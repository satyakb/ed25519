==> flow/design.v <==
`timescale 1ns / 1ps
 module uart(
    input clk,                   
    input rst,                   
    input rx,                    
    output tx,                   
    input transmit,              
    input [7:0] tx_byte,         
    output received,             
    output [7:0] rx_byte,        
    output wire is_receiving,    
    output wire is_transmitting, 
    output wire recv_error,       
    output reg [3:0] rx_samples,
    output reg [3:0] rx_sample_countdown
);
    parameter baud_rate = 9600;
    parameter sys_clk_freq = 100000000;
    localparam one_baud_cnt = sys_clk_freq / (baud_rate);
    localparam [2:0]
        RX_IDLE             = 3'd0,
        RX_CHECK_START      = 3'd1,
        RX_SAMPLE_BITS      = 3'd2,
        RX_READ_BITS        = 3'd3,
        RX_CHECK_STOP       = 3'd4,
        RX_DELAY_RESTART    = 3'd5,
        RX_ERROR            = 3'd6,
        RX_RECEIVED         = 3'd7;
    localparam [1:0]
        TX_IDLE             = 2'd0,
        TX_SENDING          = 2'd1,
        TX_DELAY_RESTART    = 2'd2,
        TX_RECOVER          = 2'd3;
    reg [log2(one_baud_cnt * 16)-1:0] rx_clk;
    reg [log2(one_baud_cnt)-1:0] tx_clk;
    reg [2:0] recv_state = RX_IDLE;
    reg [3:0] rx_bits_remaining;
    reg [7:0] rx_data;
    reg tx_out = 1'b1;
    reg [1:0] tx_state = TX_IDLE;
    reg [3:0] tx_bits_remaining;
    reg [7:0] tx_data;
    assign received = recv_state == RX_RECEIVED;
    assign recv_error = recv_state == RX_ERROR;
    assign is_receiving = recv_state != RX_IDLE;
    assign rx_byte = rx_data;
    assign tx = tx_out;
    assign is_transmitting = tx_state != TX_IDLE;
    function integer log2(input integer M);
        integer i;
    begin
        log2 = 1;
        for (i = 0; 2**i <= M; i = i + 1)
            log2 = i + 1;
    end endfunction
    always @(posedge clk) begin
        if (rst) begin
            recv_state = RX_IDLE;
            tx_state = TX_IDLE;
        end
        if(rx_clk) begin
            rx_clk = rx_clk - 1'd1;
        end
        if(tx_clk) begin
            tx_clk = tx_clk - 1'd1;
        end
        case (recv_state)
            RX_IDLE: begin
                if (!rx) begin
                    rx_clk = one_baud_cnt / 2;
                    recv_state = RX_CHECK_START;
                end
            end
            RX_CHECK_START: begin
                if (!rx_clk) begin
                    if (!rx) begin
                        rx_clk = (one_baud_cnt / 2) + (one_baud_cnt * 3) / 8;
                        rx_bits_remaining = 8;
                        recv_state = RX_SAMPLE_BITS;
                        rx_samples = 0;
                        rx_sample_countdown = 5;
                    end else begin
                        recv_state = RX_ERROR;
                    end
                end
            end
            RX_SAMPLE_BITS: begin
                if (!rx_clk) begin
                    if (rx) begin
                        rx_samples =  rx_samples + 1'd1;
                    end
                    rx_clk = one_baud_cnt / 8;
                    rx_sample_countdown = rx_sample_countdown -1'd1;
                    recv_state = rx_sample_countdown ? RX_SAMPLE_BITS : RX_READ_BITS;
                end
            end
            RX_READ_BITS: begin
                if (!rx_clk) begin
                    if (rx_samples > 3) begin
                        rx_data = {1'd1, rx_data[7:1]};
                    end else begin
                        rx_data = {1'd0, rx_data[7:1]};
                    end
                    rx_clk = (one_baud_cnt * 3) / 8;
                    rx_samples = 0;
                    rx_sample_countdown = 5;
                    rx_bits_remaining = rx_bits_remaining - 1'd1;
                    if(rx_bits_remaining)begin
                        recv_state = RX_SAMPLE_BITS;
                    end else begin
                        recv_state = RX_CHECK_STOP;
                        rx_clk = one_baud_cnt / 2;
                    end
                end
            end
            RX_CHECK_STOP: begin
                if (!rx_clk) begin
                    recv_state = rx ? RX_RECEIVED : RX_ERROR;
                end
            end
            RX_ERROR: begin
                rx_clk = 8 * sys_clk_freq / (baud_rate);
                recv_state = RX_DELAY_RESTART;
            end
            RX_DELAY_RESTART: begin
                recv_state = rx_clk ? RX_DELAY_RESTART : RX_IDLE;
            end
            RX_RECEIVED: begin
                recv_state = RX_IDLE;
            end
        endcase
        case (tx_state)
            TX_IDLE: begin
                if (transmit) begin
                    tx_data = tx_byte;
                    tx_clk = one_baud_cnt;
                    tx_out = 0;
                    tx_bits_remaining = 8;
                    tx_state = TX_SENDING;
                end
            end
            TX_SENDING: begin
                if (!tx_clk) begin
                    if (tx_bits_remaining) begin
                        tx_bits_remaining = tx_bits_remaining - 1'd1;
                        tx_out = tx_data[0];
                        tx_data = {1'b0, tx_data[7:1]};
                        tx_clk = one_baud_cnt;
                        tx_state = TX_SENDING;
                    end else begin
                        tx_out = 1;
                        tx_clk = 16 * one_baud_cnt; 
                        tx_state = TX_DELAY_RESTART;
                    end
                end
            end
            TX_DELAY_RESTART: begin
                tx_state = tx_clk ? TX_DELAY_RESTART : TX_RECOVER; 
            end
            TX_RECOVER: begin
                tx_state = transmit ? TX_RECOVER : TX_IDLE;
            end
        endcase
    end
endmodule
From RTL to reports: uart
What the tools print for uart, step after step.
Line numbers count from 1 in the design file above.
Operators: Yosys type, input widths -> output width; for muxes data width and select width s.
{"block": "design", "top_module": "uart", "clock": "clk", "cell_library": "sky130hd", "pvt_corner": "tt_025C_1v80"}

Elaborated design
Yosys after proc, flatten, opt, wreduce and memory -nomap, before mapping. Memory bits, and registers merged into a memory's read port (data or address), are not among the register bits. Print and check cells are not counted. Equal cells are merged and count once.
{"block": "bits", "register_bits": 70, "wordCells": 128}
{"block": "op_classes", "addsub": 6, "compare": 1, "eq_ne": 20, "n_mux": 62, "bitwise": 4, "reduce_and_logical": 24}
{"block": "op_table", "operator": "$pmux 18 s6", "count": 1}
{"block": "op_table", "operator": "$mux 18", "count": 6}
{"block": "op_table", "operator": "$mux 4", "count": 15}
{"block": "op_table", "operator": "$mux 14", "count": 4}
{"block": "op_table", "operator": "$mux 8", "count": 6}
{"block": "op_table", "operator": "$pmux 14 s3", "count": 1}
{"block": "op_table", "operator": "$reduce_bool 18->1", "count": 2}
{"block": "op_table", "operator": "$reduce_bool 14->1", "count": 2}
{"block": "op_table", "operator": "$mux 3", "count": 9}
{"block": "op_table", "operator": "$pmux 3 s8", "count": 1}
{"block": "op_table", "operator": "$pmux 4 s3", "count": 2}
{"block": "op_table", "operator": "$sub 18x1->18 const B", "count": 1}
{"block": "op_table", "operator": "$logic_not 18->1", "count": 1}
{"block": "op_table", "operator": "$eq 3x3->1 const B", "count": 6}
{"block": "op_table", "operator": "$ne 2x2->1 const B", "count": 8}
{"block": "op_table", "operator": "$pmux 8 s2", "count": 1}
{"block": "op_table", "operator": "$pmux 4 s2", "count": 2}
{"block": "op_table", "operator": "$sub 14x1->14 const B", "count": 1}
{"block": "op_table", "operator": "$logic_not 14->1", "count": 1}
{"block": "op_table", "operator": "$mux 13", "count": 1}
{"block": "op_table", "operator": "$sub 4x1->4 const B", "count": 3}
{"block": "op_table", "operator": "$reduce_bool 4->1", "count": 3}
{"block": "op_table", "operator": "$mux 2", "count": 5}
{"block": "op_table", "operator": "$reduce_and 4->1", "count": 2}
{"block": "op_table", "operator": "$pmux 2 s4", "count": 1}
{"block": "op_table", "operator": "$reduce_or 7->1", "count": 1}
{"block": "op_table", "operator": "$eq 3x2->1 const B", "count": 2}
{"block": "op_table", "operator": "$reduce_and 6->1", "count": 1}
Other operator kinds: 19; their cells: 28.

Logic depth
Yosys ltp: most cells in a row. Word level: on the elaborated netlist, between registers, memories and ports. Mapped: between sequential cells and ports; inverters and the memories' decode and read muxes count.
{"block": "logic_depth", "depth_word": 5, "abc_area": 0, "mapped_depth": 11}

Mapped cells and area
Source: synth_stat.txt of the flow (Yosys; design flattened, memories mapped). It holds for the ABC_AREA given above (unset counts as 0); a run with the other value may have another netlist.
{"block": "by_type", "type": "sky130_fd_sc_hd__edfxtp_1", "count": 33, "type_area_um2": 990.95}
{"block": "by_type", "type": "sky130_fd_sc_hd__dfxtp_1", "count": 37, "type_area_um2": 740.71}
{"block": "by_type", "type": "sky130_fd_sc_hd__nor2_1", "count": 63, "type_area_um2": 236.477}
{"block": "by_type", "type": "sky130_fd_sc_hd__nand2_1", "count": 52, "type_area_um2": 195.187}
{"block": "by_type", "type": "sky130_fd_sc_hd__xnor2_1", "count": 18, "type_area_um2": 157.651}
{"block": "by_type", "type": "sky130_fd_sc_hd__o21ai_0", "count": 30, "type_area_um2": 150.144}
{"block": "by_type", "type": "sky130_fd_sc_hd__a21oi_1", "count": 23, "type_area_um2": 115.11}
{"block": "by_type", "type": "sky130_fd_sc_hd__ha_1", "count": 8, "type_area_um2": 100.096}
{"block": "by_type", "type": "sky130_fd_sc_hd__nor3_1", "count": 19, "type_area_um2": 95.091}
{"block": "by_type", "type": "sky130_fd_sc_hd__nand4_1", "count": 13, "type_area_um2": 81.328}
{"block": "by_type", "type": "sky130_fd_sc_hd__inv_1", "count": 21, "type_area_um2": 78.826}
{"block": "by_type", "type": "sky130_fd_sc_hd__nor4_1", "count": 11, "type_area_um2": 68.816}
{"block": "by_type", "type": "sky130_fd_sc_hd__mux2i_1", "count": 6, "type_area_um2": 60.058}
{"block": "by_type", "type": "sky130_fd_sc_hd__nand3_1", "count": 11, "type_area_um2": 55.053}
{"block": "by_type", "type": "sky130_fd_sc_hd__o211ai_1", "count": 7, "type_area_um2": 52.55}
{"block": "by_type", "type": "sky130_fd_sc_hd__o31ai_1", "count": 6, "type_area_um2": 45.043}
{"block": "by_type", "type": "sky130_fd_sc_hd__or4_1", "count": 6, "type_area_um2": 45.043}
{"block": "by_type", "type": "sky130_fd_sc_hd__and4_1", "count": 5, "type_area_um2": 43.792}
Not listed: further types 48, cells in them 113.
{"block": "mapped", "mapped_cells": 482, "yosys_area_mm2": 0.0041965, "sequential_area_mm2": 0.0017317, "ffs": 70, "buffers": 17}

Timing after synthesis
Path of least setup slack by OpenSTA after synthesis, without wires, with an ideal clock, recovery checks aside; 20% of the period is set as input and as output delay. Where synthesis merged equal registers, the netlist keeps one of their names.
{"block": "synth_path", "path_type": "reg2reg", "start": "register rx_clk[0]", "end": "register rx_data[0]", "tclk_ns": 5.04, "t_first_pin_ns": 0.000, "arrival_ns": 2.853, "required_ns": 4.670, "slack_ns": 1.817, "path_delay_ns": 3.223, "driving_pins": 11, "n_path_buf": 2, "period_less_setup_slack_ns": 3.223}
"path_delay_ns" = arrival - input delay + setup time.
"driving_pins" counts driving pins, that of a launching flip-flop among them; a cell with two outputs on the path counts twice.
"period_less_setup_slack_ns" is the clock period less the worst setup slack; recovery checks do not enter. This is arithmetic on one report: input and output delays are still those of the set period (20% each).
The rows between start and end are the longest chain of elaborated cells between them; the timing report does not say that the signal goes this way. Where chains are equally long, one stands for them.
A line is the first line of the expression or statement that the cell stems from. Yosys adds cells for indexed reads and writes and turns some case tables into memories.
A register here has more assigning lines than the two given.
Only ways into the end's enable, where the timed path ends, are counted here.
{"block": "synth_between", "cell_sequence": "sky130_fd_sc_hd__dfxtp_1 > sky130_fd_sc_hd__inv_1 > sky130_fd_sc_hd__ha_1 > sky130_fd_sc_hd__or4b_1 > sky130_fd_sc_hd__buf_2 > sky130_fd_sc_hd__o31ai_4 > sky130_fd_sc_hd__nand4_1 > sky130_fd_sc_hd__o211a_1 > sky130_fd_sc_hd__or4_4 > sky130_fd_sc_hd__buf_6 > sky130_fd_sc_hd__nor2_1", "elab_chain_len": 5, "cone_cells": 6}
{"block": "synth_rtl", "item": "start: declaration", "line": 34, "rtl": "reg [log2(one_baud_cnt * 16)-1:0] rx_clk;"}
{"block": "synth_rtl", "item": "start: assignment", "line": 62, "rtl": "rx_clk = rx_clk - 1'd1;"}
{"block": "synth_rtl", "item": "start: assignment", "line": 70, "rtl": "rx_clk = one_baud_cnt / 2;"}
{"block": "synth_rtl", "item": "$sub 18x1->18", "line": 62}
{"block": "synth_rtl", "item": "$mux 18", "line": 61, "rtl": "if(rx_clk) begin"}
{"block": "synth_rtl", "item": "$logic_not 18->1", "line": 98, "rtl": "if (!rx_clk) begin"}
{"block": "synth_rtl", "item": "$ne 2x2->1"}
{"block": "synth_rtl", "item": "$reduce_and 2->1"}
{"block": "synth_rtl", "item": "end: assignment", "line": 100, "rtl": "rx_data = {1'd1, rx_data[7:1]};"}
{"block": "synth_rtl", "item": "end: assignment", "line": 102, "rtl": "rx_data = {1'd0, rx_data[7:1]};"}
{"block": "synth_rtl", "item": "end: declaration", "line": 38, "rtl": "reg [7:0] rx_data;"}

Timing after layout
Path of least setup slack in the final report of job 1 (OpenROAD, finished layout, wires in). Where an end is a register, its clock arrival counts in the times.
{"block": "layout_path", "path_type": "reg2reg", "start": "register rx_clk[1]", "end": "register rx_clk[6]", "tclk_ns": 2.76, "t_first_pin_ns": 0.33, "arrival_ns": 3.28, "required_ns": 3.02, "slack_ns": -0.26, "driving_pins": 12, "n_path_buf": 2}
The rows between start and end are the longest chain of elaborated cells between them; the timing report does not say that the signal goes this way. Where chains are equally long, one stands for them.
A register here has more assigning lines than the two given.
{"block": "layout_between", "cell_sequence": "sky130_fd_sc_hd__dfxtp_2 > sky130_fd_sc_hd__inv_2 > sky130_fd_sc_hd__ha_4 > sky130_fd_sc_hd__or4b_4 > sky130_fd_sc_hd__o31ai_4 > sky130_fd_sc_hd__nand4_1 > sky130_fd_sc_hd__o211a_1 > sky130_fd_sc_hd__or4_4 > sky130_fd_sc_hd__buf_6 > sky130_fd_sc_hd__buf_6 > sky130_fd_sc_hd__o21ai_2 > sky130_fd_sc_hd__o21a_1", "elab_chain_len": 5, "cone_cells": 10}
{"block": "layout_rtl", "item": "start: declaration", "line": 34, "rtl": "reg [log2(one_baud_cnt * 16)-1:0] rx_clk;"}
{"block": "layout_rtl", "item": "start: assignment", "line": 62, "rtl": "rx_clk = rx_clk - 1'd1;"}
{"block": "layout_rtl", "item": "start: assignment", "line": 70, "rtl": "rx_clk = one_baud_cnt / 2;"}
{"block": "layout_rtl", "item": "$sub 18x1->18", "line": 62}
{"block": "layout_rtl", "item": "$mux 18", "line": 61, "rtl": "if(rx_clk) begin"}
{"block": "layout_rtl", "item": "$logic_not 18->1", "line": 98, "rtl": "if (!rx_clk) begin"}
{"block": "layout_rtl", "item": "$mux 18", "line": 98}
{"block": "layout_rtl", "item": "$pmux 18 s6", "line": 67, "rtl": "case (recv_state)"}
{"block": "layout_rtl", "item": "end: assignment", "line": 62}
{"block": "layout_rtl", "item": "end: assignment", "line": 70}
{"block": "layout_rtl", "item": "end: declaration", "line": 34}

Lab notebook: uart

Measured data: module uart, platform sky130hd, 2 stored runs of the flow under differing settings, order arbitrary. Input and output delays are each 20% of the period that was set; the output load is 0.01 pF.
"period_reached_ns": clock period set for the run, less the worst setup slack. It is reckoned from that one timing run; input and output delays stay at 20% of the period that was set.
"worst_setup_path_time_ns" is the time allowed to the run's worst setup path (the clock period less input and output delay, where it has them) less its slack. Clock arrival times count: a late capture clock shortens it, a late launch clock lengthens it.
"total_power_uw" is the tool's figure for a default switching activity; nothing was simulated.

{"run": "job 1", "settings": { "period_ns": 2.76, "CORE_UTILIZATION": 25, "CORE_ASPECT_RATIO": 1.67, "CORE_MARGIN": 7, "CELL_PAD_IN_SITES_DETAIL_PLACEMENT": 1, "GPL_TIMING_DRIVEN": 1, "CTS_CLUSTER_SIZE": 36, "SLEW_MARGIN": 30, "MAX_ROUTING_LAYER": "met4", "CAP_MARGIN": 20 }, "results": { "worst_setup_path_time_ns": 3.02, "path_kind": "reg2reg", "design_die_area_mm2": 0.0207293, "yosys_chip_area_mm2": 0.0041965, "total_power_uw": 3674, "finish.stdcell_area_mm2": 0.0061259, "setupTns_ns": -6.070, "period_reached_ns": 3.018, "ws_hold_ns": 0.469, "finalUtil_pct": 37.0, "ws_setup_ns": -0.258 }}
{"run": "job 2", "settings": { "period_ns": 4.89, "CORE_UTILIZATION": 38, "SETUP_SLACK_MARGIN": -0.46, "CORE_ASPECT_RATIO": 0.82, "CELL_PAD_IN_SITES_GLOBAL_PLACEMENT": 3, "TNS_END_PERCENT": 35, "MIN_ROUTING_LAYER": "met1", "CAP_MARGIN": 20, "CORE_MARGIN": 2, "SLEW_MARGIN": 20 }, "results": { "finish.stdcell_area_mm2": 0.004926, "ws_hold_ns": 0.457, "design_die_area_mm2": 0.0119042, "ws_setup_ns": 1.115, "setupTns_ns": 0.000, "yosys_chip_area_mm2": 0.0041965, "period_reached_ns": 3.775, "finalUtil_pct": 46.1, "worst_setup_path_time_ns": 3.78, "path_kind": "reg2reg", "total_power_uw": 1726 }}
